==> flow/design.v <==
`timescale 1ns / 1ps
module register_file(
    input [7:0] r_addr,
    input [7:0] w_addr,
    inout [7:0] bus,
    input clk
    );
	reg[7:0] registers[15:0];
	always@(posedge(clk))
	begin
		registers[w_addr] <= (w_addr[7:4] == 4'b0) ? bus : 8'bz;
	end
	assign bus = (r_addr[7:4] == 4'b0) ? registers[r_addr] : 8'bz;
endmodule
---- From RTL to reports: register_file ----
The steps from the RTL of register_file to its reports follow in flow order.
Lines are those of the file above, counted from 1.
Library cell names are shortened.
The mark -- stands for no value.
design
  top ..................................... register_file
  clock port .............................. clk
  cell library ............................ sky130hd
  corner .................................. tt_025C_1v80

---- Elaborated design ----
Source: Yosys, flattened and elaborated, memories not mapped. Widths are those after wreduce; folded enables and synchronous resets count as part of the registers. Registers that Yosys merges into a memory's read port (data or address) are not register bits. Print and check cells do not count. Equal cells are merged and count once.
Yosys's memory passes give these memory sizes; they may raise the number of words (mostly to a power of two), join words into wider ones and drop unused or constant bits.
bit counts
  register bits after elaboration ......... 0
  RAM bits ................................ 128
  memory cells ............................ 1
  input bits .............................. 17
  cells after elaboration ................. 5
memories
  memory     depth  bits a word  read ports  wr ports  RTL line  RTL
  registers  16     8            1           1         8         reg[7:0] registers[15:0];
cells by class
  mux-type cells .......................... 2
  reductions and logical operators ........ 2
operator list
  kind               count
  8-bit 2-to-1 mux   2
  4-bit logical NOT  2

---- Logic depth ----
Yosys ltp: most cells in a row. Word level: on the elaborated netlist, between registers, memories and ports. Mapped: between sequential cells and ports; inverters and the memories' decode and read muxes count.
logic depth
  depth in word-level cells ............... 3
  ABC_AREA ................................ 0
  depth in mapped cells ................... 5

---- Netlist ----
The flow's flattened synthesis, as Yosys stat reports it; memories are mapped. The netlist is that of the ABC_AREA named above (0 if unset); the other value can give another one.
synthesis totals
  cells in the netlist .................... 220
  chip area (Yosys) ....................... 4979.8 um^2
  sequential part of the area ............. 3843.7 um^2
  flip-flops .............................. 128
cells by type
  type             count  area in all (um^2)
  edfxtp_1         128    3.84E+03
  mux4_2           18     405.389
  mux4_1           14     367.853
  a22oi_1          16     120.115
  nand2_1          10     37.536
  nor2_1           10     37.536
  buf_6            3      33.782
  clkdlybuf4s25_2  3      30.029
  nor3_1           6      30.029
  nand2b_1         4      25.024
  buf_2            3      15.014
  and2b_1          1      7.507
  buf_4            1      7.507
  and2_1           1      6.256
  nor2b_1          1      6.256
  nor4_1           1      6.256

---- Path before layout ----
OpenSTA on the mapped netlist: ideal clock, no wires. The path of least setup slack (recovery checks aside). Input and output delay are each 20% of the period. Register names are those of the netlist, which keeps one name where synthesis merged equal registers.
timing after synthesis
  path type ............................... input -> output
  start ................................... input port r_addr[0]
  end ..................................... output port bus[4]
  clock period ............................ 3.5 ns
  launch time at the first pin ............ 0.700 ns
  arrival ................................. 1.918 ns
  data required time ...................... 2.800 ns
  slack ................................... 0.882 ns
  delay of the path ....................... 1.218 ns
  stages .................................. 5
  path buffers ............................ 2
  period reached after synthesis .......... 2.618 ns
"delay of the path" is the arrival time less input delay plus setup time.
A path that ends at an output port has no setup time.
"stages": output pins that drive a net of the path, with the launching flip-flop's if there is one; two outputs of one cell count as two.
"period reached after synthesis" is the clock period less the worst setup slack; recovery checks do not enter. This is arithmetic on one report: input and output delays are still those of the set period (20% each).
The rows between start and end are the longest chain of elaborated cells between them; the timing report does not say that the signal goes this way. Where chains are equally long, one stands for them.
Each line given opens the expression or statement behind the cell; cells for indexed reads and writes are added by Yosys, which also makes memories of some case tables.
The chain passes a memory read, where the word-level depth is cut; so it can be longer than that depth.
on the way, after synthesis
  path through ............................ buf_6 -> buf_6 -> mux4_1 -> a22oi_1 -> nand2_1
  cells in the longest elaborated chain ... 2
RTL lines, path after synthesis
  item                RTL line  RTL
  start: declaration  3         input [7:0] r_addr,
  memory 16 x 8 bit   8         reg[7:0] registers[15:0];
  8-bit 2-to-1 mux    13        assign bus = (r_addr[7:4] == 4'b0) ? registers[r_addr] : 8'bz;
  end: declaration    5         inout [7:0] bus,

---- Timing after layout ----
From the final timing report of job 1: the path of least setup slack in the routed layout; clock arrival at registers is part of the times.
timing after layout
  path type ............................... input -> output
  start ................................... input port r_addr[2]
  end ..................................... output port bus[0]
  clock period ............................ 2.92 ns
  launch time at the first pin ............ 0.58 ns
  arrival ................................. 2.14 ns
  data required time ...................... 2.34 ns
  slack ................................... 0.20 ns
  stages .................................. 4
  path buffers ............................ 1
The rows between start and end are the longest chain of elaborated cells between them; the timing report does not say that the signal goes this way. Where chains are equally long, one stands for them.
The chain passes a memory read, where the word-level depth is cut; so it can be longer than that depth.
on the way, after layout
  path through ............................ clkdlybuf4s50_1 -> nor2_1 -> a22oi_1 -> nand2_1
  cells in the longest elaborated chain ... 2
RTL lines, path after layout
  item                RTL line  RTL
  start: declaration  3         input [7:0] r_addr,
  memory 16 x 8 bit   8         reg[7:0] registers[15:0];
  8-bit 2-to-1 mux    13        assign bus = (r_addr[7:4] == 4'b0) ? registers[r_addr] : 8'bz;
  end: declaration    5         inout [7:0] bus,

Memo
Re: implementation data of register_file

Design register_file on sky130hd. What follows are 2 stored runs of the flow, each under its own settings; their order means nothing. The constraints put input and output delay at 20% of the set period each and load the outputs with 0.01 pF.
"achieved clock period (ns)": clock period set for the run, less the worst setup slack. It is reckoned from that one timing run; input and output delays stay at 20% of the period that was set.
"worst setup path time (ns)": the worst setup path's part of the clock period (all of it between registers, 20% less for each end at a port) less its slack. A launch clock that arrives late makes it longer, a capture clock that arrives late makes it shorter.
"finish__power__total" is the tool's figure for a default switching activity; nothing was simulated.

Flow files of job 1
==> flow/run.sh <==
#!/bin/bash
# the make line also repeats the synthesis and layout settings of config.mk as NAME=value (left out here)
make -C /OpenROAD-flow-scripts/flow DESIGN_CONFIG=/design/flow/config.mk WORK_HOME=/design/flow/orfs CLKGATE_MAP_FILE= finish
==> flow/config.mk <==
export PLATFORM = sky130hd
export DESIGN_NAME = register_file
export DESIGN_NICKNAME = register_file
export VERILOG_FILES = /design/flow/design.v
export SDC_FILE = /design/flow/constraint.sdc
export NUM_CORES = 4
export LEC_CHECK = 0
export CAP_MARGIN = 20
export CORE_MARGIN = 2
export CORE_UTILIZATION = 40
export SLEW_MARGIN = 20
==> flow/constraint.sdc <==
create_clock -name core_clock -period 2.92 [get_ports {clk}]
set_input_delay 0.5840 -clock core_clock [delete_from_list [all_inputs] [get_ports {clk}]]
set_output_delay 0.5840 -clock core_clock [all_outputs]
set_load 0.01 [all_outputs]

report of job 1
yosys chip area after synthesis (um^2): 4979.8
finish__design__die__area: 13357.6
finish__design__instance__area__stdcell: 6105.9
finish__design__instance__utilization: 0.5062
finish__timing__setup__ws: 0.201
finish__timing__setup__tns: 0.000
finish__timing__hold__ws: 0.275
finish__power__total: 4.501e-03
achieved clock period (ns): 2.719
worst setup path time (ns): 1.55
worst setup path kind: input -> output

Flow files of job 2
==> flow/run.sh <==
#!/bin/bash
# the make line also repeats the synthesis and layout settings of config.mk as NAME=value (left out here)
make -C /OpenROAD-flow-scripts/flow DESIGN_CONFIG=/design/flow/config.mk WORK_HOME=/design/flow/orfs CLKGATE_MAP_FILE= finish
==> flow/config.mk <==
export PLATFORM = sky130hd
export DESIGN_NAME = register_file
export DESIGN_NICKNAME = register_file
export VERILOG_FILES = /design/flow/design.v
export SDC_FILE = /design/flow/constraint.sdc
export NUM_CORES = 4
export LEC_CHECK = 0
export ABC_AREA = 1
export CAP_MARGIN = 15
export CELL_PAD_IN_SITES_GLOBAL_PLACEMENT = 2
export CORE_MARGIN = 5
export CORE_UTILIZATION = 47
export CTS_CLUSTER_SIZE = 79
export MIN_ROUTING_LAYER = met2
export PLACE_DENSITY = 0.38
export SETUP_SLACK_MARGIN = 0.05
export SLEW_MARGIN = 40
export TNS_END_PERCENT = 45
==> flow/constraint.sdc <==
create_clock -name core_clock -period 1.63 [get_ports {clk}]
set_input_delay 0.3260 -clock core_clock [delete_from_list [all_inputs] [get_ports {clk}]]
set_output_delay 0.3260 -clock core_clock [all_outputs]
set_load 0.01 [all_outputs]

report of job 2
yosys chip area after synthesis (um^2): 5601.6
finish__design__die__area: 14201.5
finish__design__instance__area__stdcell: 7424.6
finish__design__instance__utilization: 0.6420
finish__timing__setup__ws: -0.120
finish__timing__setup__tns: -0.495
finish__timing__hold__ws: 0.002
finish__power__total: 8.297e-03
achieved clock period (ns): 1.750
worst setup path time (ns): 1.10
worst setup path kind: input -> output

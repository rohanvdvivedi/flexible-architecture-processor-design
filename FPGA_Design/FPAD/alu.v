==> flow/design.v <==
`timescale 1ns / 1ps
module alu(
    input [7:0] r_addr,
    input [7:0] w_addr,
    inout [7:0] bus,
    input clk
    );
	reg[7:0] Imm;
	reg[7:0] A;
	reg[7:0] B;
	always@(posedge(clk))
	begin
		case(w_addr)
			8'h10 : Imm <= r_addr;
			8'h11 : A   <= bus;
			8'h12 : B   <= bus;
		endcase
	end
	reg[7:0] result;
	wire[8:0] add_result;
	assign add_result = A+B;
	always@(*)
	begin
		case(r_addr)
			8'h10 : result = Imm;
			8'h11 : result = A & B;
			8'h12 : result = A | B;
			8'h13 : result = A ^ B;
			8'h14 : result = add_result[7:0];
			8'h15 : result = {4'b0,add_result[8],A==B,A<B,A>B};
			8'h16 : result = A<<B[2:0];
			8'h17 : result = A>>B[2:0];
			default : result = 8'bz;
		endcase
	end
	assign bus = result;
endmodule
# Reports on alu
# The steps from the RTL of alu to its reports follow in flow order.
# Lines are those of the file above, counted from 1.
# Library cell names are shortened.
# A cell with -- has no value.
# inputs
top_module	alu
clock	clk
cell_library	sky130hd
pvt_corner	tt_025C_1v80

# Word level
# Source: Yosys, flattened and elaborated, memories not mapped. Widths are those after wreduce; folded enables and synchronous resets count as part of the registers. Registers that Yosys merges into a memory's read port (data or address) are not register bits. Print and check cells do not count. Equal cells are merged and count once.
# word_totals
word_cells	24
inputBits	17
reg_bits	24
# op_classes
bitwise	3
eq_ne	12
mux	1
compare	2
n_addsub	1
shift	2
# op_table
op	n
8-bit by 5-bit == test with 1-bit output with constant B	11
8-bit parallel mux with 8-bit select	1
8-bit by 8-bit adder with 9-bit output	1
8-bit by 3-bit << shifter with 8-bit output	1
8-bit by 3-bit >> shifter with 8-bit output	1
8-bit > comparator	1
8-bit less-than comparator	1
8-bit == test	1
8-bit bitwise AND	1
8-bit OR	1
8-bit XOR	1

# Logic depth
# Yosys ltp: most cells in a row. Word level: on the elaborated netlist, between registers, memories and ports. Mapped: between sequential cells and ports; inverters and the memories' decode and read muxes count.
# depth
word_depth	2
abc_area	0
depth_mapped	9

# Mapped cells and area
# Yosys stat after the flow's synthesis: flattened, memories mapped to cells. It holds for the ABC_AREA given above (unset counts as 0); a run with the other value may have another netlist.
# mapped
mapped_cells	262
seq_area_um2	720.7
ffs	24
mapped_area_um2	2443.6
# by_type
cell_type	n
edfxtp_1	24
ha_1	25
mux2i_1	17
inv_1	22
mux2_2	6
nor2_1	18
nand2_1	15
nor2b_1	8
o21ai_0	10
mux4_2	2
o211ai_1	6
a221oi_1	5
nand4_1	7
buf_2	8
a21oi_1	7
a31oi_1	5
and3_1	5
a21o_1	4
# Other cell types: 40; their cells: 68.

# Path before layout
# Path of least setup slack by OpenSTA after synthesis, without wires, with an ideal clock, recovery checks aside; 20% of the period is set as input and as output delay. Where synthesis merged equal registers, the netlist keeps one of their names.
# synth_timing
path_kind	reg2out
from	reg B[1]
to	out bus[3]
arrival_time_ns	2.051
tclk_ns	2.59
path_delay_ns	2.051
slack_ns	0.021
stages	9
out_delay_ns	0.518
launch_ns	0.000
period_less_setup_slack_ns	2.569
# "path_delay_ns" is the arrival time less input delay plus setup time.
# A path that ends at an output port has no setup time.
# "stages": output pins that drive a net of the path, with the launching flip-flop's if there is one; two outputs of one cell count as two.
# "period_less_setup_slack_ns" is the clock period less the worst setup slack; recovery checks do not enter. This is arithmetic on one report: input and output delays are still those of the set period (20% each).
# Between the ends stands the longest chain of elaborated cells between them, by number of cells; it is not shown to be the way that was timed. Of several equally long chains one is given.
# A line is the first line of the expression or statement that the cell stems from. Yosys adds cells for indexed reads and writes and turns some case tables into memories.
# synth_via
cell_sequence	edfxtp_1 > inv_1 > buf_2 > ha_1 > a21o_1 > a211o_1 > and3_1 > nor4_1 > o22ai_1
elab_chain_cells	2
cone_cells	4
cone_lines	4
cone_classes	1 x add/sub; 2 x shift; 1 x mux
# synth_lines
element	line_no	text
from (decl)	10	reg[7:0] B;
from (assign)	16	8'h12 : B <= bus;
8-bit by 8-bit adder with 9-bit output	21	assign add_result = A+B;
8-bit parallel mux with 8-bit select	24	case(r_addr)
to (decl)	5	inout [7:0] bus,

# Timing after layout
# Path of least setup slack in the final report of run 1 (OpenROAD, finished layout, wires in). Where an end is a register, its clock arrival counts in the times.
# layout_timing
path_kind	reg2out
from	reg B[0]
to	out bus[6]
arrival_time_ns	2.25
stages	9
launch_ns	0.28
tclk_ns	3.16
slack_ns	0.28
out_delay_ns	0.63
# Between the ends stands the longest chain of elaborated cells between them, by number of cells; it is not shown to be the way that was timed. Of several equally long chains one is given.
# layout_via
cell_sequence	edfxtp_1 > ha_4 > inv_2 > fa_2 > nor2b_4 > o2111ai_2 > nand3b_1 > mux2_4 > o22a_4
elab_chain_cells	2
cone_cells	4
cone_lines	4
cone_classes	1 x add/sub; 2 x shift; 1 x mux
# layout_lines
element	line_no	text
from (decl)	10	reg[7:0] B;
from (assign)	16	8'h12 : B <= bus;
8-bit by 8-bit adder with 9-bit output	21	assign add_result = A+B;
8-bit parallel mux with 8-bit select	24	case(r_addr)
to (decl)	5	inout [7:0] bus,

# Measured data: module alu, platform sky130hd, 2 stored runs of the flow under differing settings, order arbitrary. Input and output delays are each 20% of the period that was set; the output load is 0.01 pF.
# "period_reached_ns" means the clock period less the worst setup slack. The figure is calculated, with input and output delays left at 20% of the set period.
# "worst_path_time_ns" is the time allowed to the run's worst setup path (the clock period less input and output delay, where it has them) less its slack. Clock arrival times count: a late capture clock shortens it, a late launch clock lengthens it.
# "power_total_mw" is the tool's figure for a default switching activity; nothing was simulated.
# Settings: - = not set for that run.
name,run 1,run 2
period_ns,3.16,3.24
SETUP_SLACK_MARGIN,0.42,0.05
CAP_MARGIN,20,20
CORE_MARGIN,2,2
CORE_UTILIZATION,40,42
SLEW_MARGIN,20,20
PLACE_DENSITY_LB_ADDON,-,0.17
TNS_END_PERCENT,-,75
ABC_AREA,-,1
GPL_ROUTABILITY_DRIVEN,-,1
CTS_CLUSTER_SIZE,-,24
CTS_CLUSTER_DIAMETER,-,365
synthArea_um2,2443.6,2458.6
die_um2,6750.3,6481.9
post_route_stdcell_area_um2,3403.3,2782.7
fin_ws_ns,0.282,0.238
total_negative_slack_ns,0.000,0.000
power_total_mw,0.7314,0.5900
period_reached_ns,2.878,3.002
worst_path_time_ns,2.25,1.71
critical_path_type,reg2out,in2out
